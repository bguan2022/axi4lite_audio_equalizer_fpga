==> flow/design.v <==
module Axi4LiteSupporter #
    (parameter C_S_AXI_ADDR_WIDTH = 6, C_S_AXI_DATA_WIDTH = 32)
    (
        output reg  [C_S_AXI_ADDR_WIDTH-1:0] wrAddr,
        output reg  [C_S_AXI_DATA_WIDTH-1:0] wrData,
        output reg  wr,
        output reg  [C_S_AXI_ADDR_WIDTH-1:0] rdAddr,
        input       [C_S_AXI_DATA_WIDTH-1:0] rdData,
        output reg  rd,
        input       S_AXI_ACLK,
        input       S_AXI_ARESETN,
        input       [C_S_AXI_ADDR_WIDTH-1:0] S_AXI_AWADDR,
        input       S_AXI_AWVALID,
        output reg  S_AXI_AWREADY,
        input       [C_S_AXI_DATA_WIDTH-1:0] S_AXI_WDATA,
        input       [3:0] S_AXI_WSTRB,
        input       S_AXI_WVALID,
        output reg  S_AXI_WREADY,
        output reg  [1:0] S_AXI_BRESP,
        output reg  S_AXI_BVALID,
        input       S_AXI_BREADY,
        input       [C_S_AXI_ADDR_WIDTH-1:0] S_AXI_ARADDR,
        input       S_AXI_ARVALID,
        output reg  S_AXI_ARREADY,
        output reg  [C_S_AXI_DATA_WIDTH-1:0] S_AXI_RDATA,
        output reg  [1:0] S_AXI_RRESP,
        output reg  S_AXI_RVALID,
        input       S_AXI_RREADY
    );
    parameter IDLE = 0, RD1 = 1, WR1 = 2, RD2 =3 ;
    reg [3:0] nextState, currentState ; 
    reg [C_S_AXI_DATA_WIDTH-1:0] rdDataD, rdDataQ;
always @ * begin
    nextState = currentState  ;
    rdDataD = rdDataQ;
    rdAddr = 0;
    wrAddr = 0;
    wrData = 0 ;
    wr = 0 ;  
    rd = 0;
    S_AXI_AWREADY = 0 ;
    S_AXI_WREADY = 0;
    S_AXI_ARREADY = 0;
    S_AXI_BRESP = 0;
    S_AXI_RRESP = 0;
    S_AXI_BVALID = 0;
    S_AXI_RDATA = 0;
    S_AXI_RVALID = 0;
    case (currentState)
        IDLE: begin
            wr = 0;
            rd = 0;
            if ( S_AXI_ARVALID ) begin
                nextState = RD1 ;      
            end
            else if ( S_AXI_AWVALID ) begin
                nextState = WR1 ;
            end  
        end
        RD1: begin
            S_AXI_ARREADY = 1 ;
            S_AXI_RVALID = 1;
            rdAddr = S_AXI_ARADDR ;
            rdDataD = rdData;
            S_AXI_RDATA = rdData;
            rd = 1;
            nextState  = RD2;
        end
        RD2: begin    
            S_AXI_RVALID = 1;    
            S_AXI_RDATA = rdDataQ;
            if (S_AXI_RREADY) begin  
                rd = 0;                              
                nextState = IDLE;
            end
        end
        WR1: begin
            S_AXI_AWREADY = 1;
            wrAddr = S_AXI_AWADDR;
            S_AXI_WREADY = 1 ;
            wrData = S_AXI_WDATA ;
            S_AXI_BVALID = 1 ;
            wr = 1 ;
            if (S_AXI_WVALID) begin                
                nextState = IDLE ;
            end
        end
        default: begin
            nextState = IDLE ;
        end
    endcase
end
always @ ( posedge S_AXI_ACLK ) begin
    if (  !S_AXI_ARESETN ) begin
        currentState <= IDLE ;
        rdDataQ <= 0;
    end else begin
         currentState <= nextState ;
         rdDataQ <= rdDataD ;
    end
end
endmodule
======== Tool chain data of Axi4LiteSupporter ========
Tool output for the design above, in the order of the flow.
Lines are those of the file above, counted from 1.
Operators: Yosys type, input widths -> output width; for muxes data width and select width s.
Library cell names are shortened.
Not given: -
set-up
  design top .............................. Axi4LiteSupporter
  clock ................................... S_AXI_ACLK
  library ................................. sky130hd
  library corner .......................... tt_025C_1v80

======== Elaborated design ========
Counts by Yosys on the flattened word-level netlist (proc, flatten, opt, wreduce; memories kept). Register bits leave out memories and registers merged into their read ports (data or address). Print and check cells are left out. Cells with the same type and inputs are merged into one.
cells by class
  eq/ne operators ......................... 6
  reduce/logical cells .................... 3
  multiplexer cells ....................... 12
operator list
  cell                count
  $pmux 32 s2         1
  $mux 32             1
  $pmux 4 s4          1
  $mux 4              4
  $mux 6              2
  $eq 4x2->1 const B  2
  $ne 2x2->1 const B  2
  $eq 4x1->1 const B  1
  $logic_not 4->1     1
  $ne 3x3->1 const B  1
  $reduce_and 3->1    1
  $mux 1              3
  $reduce_or 2->1     1
word-level totals
  bits of input ports ..................... 87
  cells after elaboration ................. 23
  bits in registers ....................... 36

======== Depth ========
Yosys ltp: most cells in a row. Word level: on the elaborated netlist, between registers, memories and ports. Mapped: between sequential cells and ports; inverters and the memories' decode and read muxes count.
logic depth
  depth in word-level cells ............... 3
  ABC_AREA ................................ 0
  gate-level depth with buffers ........... 4

======== After synthesis ========
The flow's flattened synthesis, as Yosys stat reports it; memories are mapped. The netlist is that of the ABC_AREA named above (0 if unset); the other value can give another one.
cells by type
  cell      count  total area (um2)
  dfxtp_1   36     720.691
  mux2i_1   32     320.307
  a22o_1    32     280.269
  and2_1    44     275.264
  nor2b_1   33     206.448
  buf_6     6      67.565
  buf_4     8      60.058
  clkbuf_1  8      30.029
  buf_2     4      20.019
  o311ai_0  1      8.758
  a21boi_0  1      7.507
  a22oi_1   1      7.507
  nand3b_1  1      7.507
  o21a_1    1      7.507
  and3_1    1      6.256
  nand2b_1  1      6.256
  or2_2     1      6.256
  clkbuf_2  1      5.005
Other cell types: 2; their cells: 2.
mapped netlist
  area of sequential cells ................ 720.7 um2
  buffer cells ............................ 27
  standard cells after synthesis .......... 214
  flip-flops .............................. 36
  synthesis area .......................... 2050.7 um2

======== Worst setup path after synthesis ========
Source: OpenSTA report_checks on the synthesized netlist (no wires, ideal clock, input and output delay 20% of the period each), path of least setup slack; recovery checks are left aside. Register names are those of the netlist, which keeps one name where synthesis merged equal registers.
timing path post-synthesis
  path type ............................... register -> output
  from .................................... reg currentState
  to ...................................... out S_AXI_RDATA[0]
  required time ........................... 1.848 ns
  path buffers ............................ 3
  data arrival time ....................... 1.014 ns
  external output delay ................... 0.462 ns
  path delay .............................. 1.014 ns
  path slack .............................. 0.834 ns
  stages .................................. 5
  clock period ............................ 2.31 ns
  synthesis period reached ................ 1.476 ns
"path delay" is the arrival time less input delay plus setup time.
At an output port there is no setup time.
"stages" counts driving pins, that of a launching flip-flop among them; a cell with two outputs on the path counts twice.
"synthesis period reached" is the clock period less the worst setup slack; recovery checks do not enter. This is arithmetic on one report: input and output delays are still those of the set period (20% each).
An end named without its bit number is one bit of that signal or, where synthesis recoded a state register, one of its new flip-flops.
between the ends, post-synthesis
  path through ............................ dfxtp_1 > buf_6 > buf_6 > buf_6 > a22o_1
ends and longest elaborated chain, post-synthesis
  element          line  RTL
  start, declared  31    reg [3:0] nextState, currentState ;
  start, assigned  95    currentState <= IDLE ;
  start, assigned  98    currentState <= nextState ;
  end, declared    25    output reg  [C_S_AXI_DATA_WIDTH-1:0] S_AXI_RDATA,
Chain of elaborated cells between the ends: none given.

======== Timing after layout ========
From the final timing report of run 1: the path of least setup slack in the routed layout; clock arrival at registers is part of the times.
timing path post-layout
  path type ............................... register -> output
  from .................................... reg currentState
  to ...................................... out S_AXI_RDATA[26]
  data arrival time ....................... 1.40 ns
  path slack .............................. -0.23 ns
  path buffers ............................ 4
  stages .................................. 6
  clock period ............................ 1.46 ns
  required time ........................... 1.17 ns
  external output delay ................... 0.29 ns
An end named without its bit number is one bit of that signal or, where synthesis recoded a state register, one of its new flip-flops.
between the ends, post-layout
  path through ............................ dfxtp_2 > buf_8 > buf_6 > buf_6 > a22o_1 > buf_2
ends and longest elaborated chain, post-layout
  element          line  RTL
  start, declared  31    reg [3:0] nextState, currentState ;
  start, assigned  95    currentState <= IDLE ;
  start, assigned  98    currentState <= nextState ;
  end, declared    25    output reg  [C_S_AXI_DATA_WIDTH-1:0] S_AXI_RDATA,
Chain of elaborated cells between the ends: none given.

Add stored flow runs of Axi4LiteSupporter

Measured results for Axi4LiteSupporter: 2 stored runs of the Yosys and OpenROAD flow on sky130hd. The settings differ; the order carries no meaning. The constraints put input and output delay at 20% of the set period each and load the outputs with 0.01 pF.
"achieved period" = clock period - worst setup slack. The figure is calculated, with input and output delays left at 20% of the set period.
"time on the worst setup path" means the part of the period allowed to the worst setup path (the constraints hold back 20% at inputs and 20% at outputs) less its slack; where the path has registers, the arrival times of their clocks count too.
By "total design power" is meant OpenSTA's value without simulated activity: inputs other than the clock are taken to toggle once in ten clock periods, and the tool carries that through the logic.

---- run 1 ----
settings
  period_ns = 1.46
  CORE_UTILIZATION = 41
  SETUP_SLACK_MARGIN = 0.29
  PLACE_DENSITY_LB_ADDON = 0.11
  TNS_END_PERCENT = 65
  GPL_TIMING_DRIVEN = 0
  CTS_CLUSTER_SIZE = 35
  CTS_CLUSTER_DIAMETER = 372
  CAP_MARGIN = 20
  MIN_ROUTING_LAYER = met1
  CORE_MARGIN = 2
  SLEW_MARGIN = 20
results
  final utilization ....................... 0.899
  worst hold slack in the final report .... 0.445 ns
  total design power ...................... 2.751 mW
  standard-cell area after layout ......... 4302.9 um2
  area of the synthesized netlist ......... 2050.7 um2
  achieved period ......................... 1.689 ns
  full die area ........................... 5583.8 um2
  setup slack of the worst path ........... -0.229 ns
  summed negative setup slack ............. -8.756 ns
  time on the worst setup path ............ 1.40 ns
  critical path kind ...................... register -> output

---- run 2 ----
settings
  period_ns = 2.43
  CORE_UTILIZATION = 67
  SETUP_SLACK_MARGIN = 0.61
  PLACE_DENSITY_LB_ADDON = 0.19
  CORE_ASPECT_RATIO = 1.44
  CELL_PAD_IN_SITES_DETAIL_PLACEMENT = 1
  TNS_END_PERCENT = 65
  ABC_AREA = 0
  GPL_TIMING_DRIVEN = 0
  GPL_ROUTABILITY_DRIVEN = 1
  CTS_CLUSTER_SIZE = 70
  CTS_CLUSTER_DIAMETER = 379
  CAP_MARGIN = 40
  SLEW_MARGIN = 15
  MIN_ROUTING_LAYER = met1
  CORE_MARGIN = 2
results
  not finished: placement ended with error FLW-0024
